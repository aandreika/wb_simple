==> flow/design.v <==
module wb_uart
(
	input clk, 
    input rst,
	input i_wb_cyc,
	input i_wb_stb,
	input i_wb_we,
	input [7:0] i_wb_data,
	output reg o_wb_ack,
	output uart_tx
);
	localparam DIV_VAL = 8'd177;
	reg [7:0] tx_reg;
	reg [7:0] div_cnt;
	reg uart_clk;
	reg [3:0] bit_cnt;
	assign uart_tx = ((bit_cnt == 4'd9) | ~i_wb_stb) ? 1'b1 : ~|bit_cnt ? 1'b0 : tx_reg[bit_cnt - 4'b1];
	always @(posedge clk, posedge rst) begin
		if (rst)
			div_cnt <= 8'b0;
		else if (~i_wb_stb | (div_cnt == DIV_VAL))
			div_cnt <= 8'b0;
		else
			div_cnt <= div_cnt + 8'b1;
	end
	always @(posedge clk, posedge rst) begin
		if (rst)
			bit_cnt <= 4'b0;
		else if (~i_wb_stb)
			bit_cnt <= 4'b0;
		else if ((div_cnt == DIV_VAL) & (bit_cnt != 4'd9)) 
			bit_cnt <= bit_cnt + 4'b1;
	end
	always @(posedge clk, posedge rst) begin
		if (rst)
			o_wb_ack <= 1'b0;
		else if ((div_cnt == DIV_VAL) & (bit_cnt == 4'd9))
			o_wb_ack <= 1'b1;
		else
			o_wb_ack <= 1'b0;
	end
	always @(posedge clk, posedge rst) begin
        if (rst)
            tx_reg <= 8'b0;
        else if (i_wb_stb & i_wb_cyc & i_wb_we)
            tx_reg <= i_wb_data;
	end
endmodule
; ---- From RTL to reports: wb_uart
; Tool output for the design above, in the order of the flow.
; Lines are those of the file above, counted from 1.
; Cell names lack the library's common part.
; Not given: -
[design]
design = wb_uart
clock = clk
cell_library = sky130hd
corner = tt_025C_1v80

; ---- Word-level counts
; Source: Yosys, flattened and elaborated, memories not mapped. Widths are those after wreduce. Registers that Yosys merges into a memory's read port (data or address) are not register bits. Print and check cells do not count. Equal cells are merged and count once.
[word_totals]
regBits = 21
wordCells = 26
inputBits = 13
[op_classes]
muxes = 6
n_logic = 7
shift = 1
n_addsub = 3
n_eq = 4
n_reduce_logical = 1
[op_table]
columns = operator, n
row1 = adder 8 x 1 -> 8 bit (second input constant), 1
row2 = variable part select 8 x 4 -> 1 bit, 1
row3 = equality test 8 bit (second input constant), 1
row4 = 2-to-1 mux 8 bit, 1
row5 = 2-to-1 mux 4 bit, 2
row6 = AND 1 bit, 4
row7 = adder 4 x 1 -> 4 bit (second input constant), 1
row8 = subtractor 4 x 1 -> 4 bit (second input constant), 1
row9 = equality test 4 bit (second input constant), 1
row10 = inequality test 4 bit (second input constant), 1
row11 = OR reduction 4 bit, 1
row12 = 2-to-1 mux 1 bit, 3
row13 = OR 1 bit, 2
row14 = inequality test 2 x 1 -> 1 bit (second input constant), 1
row15 = inverter 1 bit, 1

; ---- Logic depth
; Depth = most cells in a row (Yosys ltp): at word level without a register or memory, in the mapped netlist without a sequential cell, where the memories' decode and read muxes count.
[logic_depth]
word_depth = 4
abc_area = 1
depth_mapped = 9
depth_no_buf = 8

; ---- Netlist
; The flow's flattened synthesis, as Yosys stat reports it; memories are mapped. The netlist is that of the ABC_AREA named above (0 if unset); the other value can give another one.
; The area totals of this step are shown rounded.
[synth_totals]
seqArea_um2 = 526
yosys_area_um2 = 1150
mapped_cells = 148
flip_flops = 21
buffers = 3
[by_type]
columns = cell, n, type_area_um2
row1 = dfrtp_1, 21, 525.504
row2 = nand2_1, 37, 138.883
row3 = nand3_1, 18, 90.086
row4 = inv_1, 22, 82.579
row5 = nor2_1, 20, 75.072
row6 = ha_1, 5, 62.56
row7 = mux2_2, 4, 45.043
row8 = nand4_1, 5, 31.28
row9 = a21oi_1, 5, 25.024
row10 = xor2_1, 2, 17.517
row11 = buf_2, 3, 15.014
row12 = nand3_2, 1, 10.01
row13 = nor3_2, 1, 10.01
row14 = o21ai_0, 2, 10.01
row15 = o21bai_1, 1, 7.507
row16 = a31oi_1, 1, 6.256

; ---- Timing after synthesis
; Path of least setup slack by OpenSTA after synthesis, without wires, with an ideal clock, recovery checks aside; 20% of the period is set as input and as output delay. Where synthesis merged equal registers, the netlist keeps one of their names.
[synth_path]
path_kind = register -> output
start = register bit_cnt[0]
end = output uart_tx
path_buffers = 1
t_first_pin_ps = 0
path_slack_ps = 1625
out_delay_ps = 730
delay_ps = 1295
stages = 9
tclk_ps = 3650
t_arrival_ps = 1295
period_less_setup_slack_ps = 2025
; "delay_ps" is the arrival time less input delay plus setup time.
; At an output port there is no setup time.
; "stages": output pins that drive a net of the path, with the launching flip-flop's if there is one; two outputs of one cell count as two.
; "period_less_setup_slack_ps" = period - worst setup slack (recovery checks aside). The figure is calculated, with input and output delays left at 20% of the set period.
; The rows between start and end are the longest chain of elaborated cells between them; the timing report does not say that the signal goes this way. Where chains are equally long, one stands for them.
; Each line given opens the expression or statement behind the cell; cells for indexed reads and writes are added by Yosys, which also makes memories of some case tables.
; At most two assigning lines are given for a register; there are more.
[synth_between]
path_cell_list = dfrtp_1 buf_2 inv_1 ha_1 inv_1 nand3_1 nand2_1 nand2_1 nand3_1
elab_chain_cells = 4
cone_cells = 7
cone_classes = add/sub: 1; eq/ne: 1; shift: 1; mux: 2; logic: 1; reduce/logical: 1
[synth_lines]
columns = element, line
row1 = start: declaration, 16  ; reg [3:0] bit_cnt;
row2 = start: assignment, 28  ; bit_cnt <= 4'b0;
row3 = start: assignment, 32  ; bit_cnt <= bit_cnt + 4'b1;
row4 = subtractor 4 x 1 -> 4 bit, 17  ; assign uart_tx = ((bit_cnt == 4'd9) | ~i_wb_stb) ? 1'b1 : ~|bit_cnt ? 1'b0 : tx_reg[bit_cnt - 4'b1];
row5 = variable part select 8 x 4 -> 1 bit, 17
row6 = 2-to-1 mux 1 bit x2, 17
row7 = end: declaration, 10  ; output uart_tx

; ---- Timing after layout
; Path of least setup slack in the final report of stored run 1 (OpenROAD, finished layout, wires in). Where an end is a register, its clock arrival counts in the times.
; The path's times are printed in steps of 10 ps; the period is the one set.
[layout_path]
path_kind = register -> output
start = register bit_cnt[0]
end = output uart_tx
path_slack_ps = 50
t_arrival_ps = 1610
path_buffers = 2
stages = 10
tclk_ps = 2080
out_delay_ps = 420
t_first_pin_ps = 300
; The rows between start and end are the longest chain of elaborated cells between them; the timing report does not say that the signal goes this way. Where chains are equally long, one stands for them.
; At most two assigning lines are given for a register; there are more.
[layout_between]
path_cell_list = dfrtp_1 buf_6 inv_8 ha_4 inv_2 nand3_1 nand2_1 nand2_1 nand3_1 buf_2
elab_chain_cells = 4
cone_cells = 7
cone_classes = add/sub: 1; eq/ne: 1; shift: 1; mux: 2; logic: 1; reduce/logical: 1
[layout_lines]
columns = element, line
row1 = start: declaration, 16  ; reg [3:0] bit_cnt;
row2 = start: assignment, 28  ; bit_cnt <= 4'b0;
row3 = start: assignment, 32  ; bit_cnt <= bit_cnt + 4'b1;
row4 = subtractor 4 x 1 -> 4 bit, 17  ; assign uart_tx = ((bit_cnt == 4'd9) | ~i_wb_stb) ? 1'b1 : ~|bit_cnt ? 1'b0 : tx_reg[bit_cnt - 4'b1];
row5 = variable part select 8 x 4 -> 1 bit, 17
row6 = 2-to-1 mux 1 bit x2, 17
row7 = end: declaration, 10  ; output uart_tx

; Measured results for wb_uart: 2 stored runs of the Yosys and OpenROAD flow on sky130hd. The settings differ; the order carries no meaning. The constraints put input and output delay at 20% of the set period each and load the outputs with 0.01 pF.
; "period_reached_ps" means the clock period less the worst setup slack. The figure is calculated, with input and output delays left at 20% of the set period.
; "worstPathTime_ps" is the time allowed to the run's worst setup path (the clock period less input and output delay, where it has them) less its slack. Clock arrival times count: a late capture clock shortens it, a late launch clock lengthens it.
; "totalPower_w" is the tool's figure for a default switching activity; nothing was simulated.
; "worstPathTime_ps" is given in steps of 10 ps.
; Values from the reports are rounded here.

[stored run 1: settings]
period_ns = 2.08
CORE_UTILIZATION = 69
CORE_MARGIN = 7
ABC_AREA = 1
GPL_TIMING_DRIVEN = 0
CTS_CLUSTER_DIAMETER = 363
CAP_MARGIN = 30
SLEW_MARGIN = 20
[stored run 1: results]
holdWs_ps = 526
totalPower_w = 0.000758
period_reached_ps = 2030
layout_utilization_pct = 91.2
tns_ps = 0
total_die_area_um2 = 3010
synthesis_area_um2 = 1150
finish.stdcell_area_um2 = 1410
timing.setup.ws_ps = 50
worstPathTime_ps = 1610
timing.worst_path_kind = register -> output

[stored run 2: settings]
period_ns = 2.14
CORE_UTILIZATION = 26
SETUP_SLACK_MARGIN = 0.16
PLACE_DENSITY_LB_ADDON = 0.15
CELL_PAD_IN_SITES_DETAIL_PLACEMENT = 1
TNS_END_PERCENT = 95
ABC_AREA = 0
GPL_TIMING_DRIVEN = 0
GPL_ROUTABILITY_DRIVEN = 0
CTS_CLUSTER_SIZE = 17
CAP_MARGIN = 10
SLEW_MARGIN = 30
CORE_MARGIN = 2
[stored run 2: results]
totalPower_w = 0.000836
total_die_area_um2 = 4660
layout_utilization_pct = 35.3
period_reached_ps = 2542
worstPathTime_ps = 2110
timing.worst_path_kind = register -> output
timing.setup.ws_ps = -402
tns_ps = -402
synthesis_area_um2 = 1070
holdWs_ps = 485
finish.stdcell_area_um2 = 1410
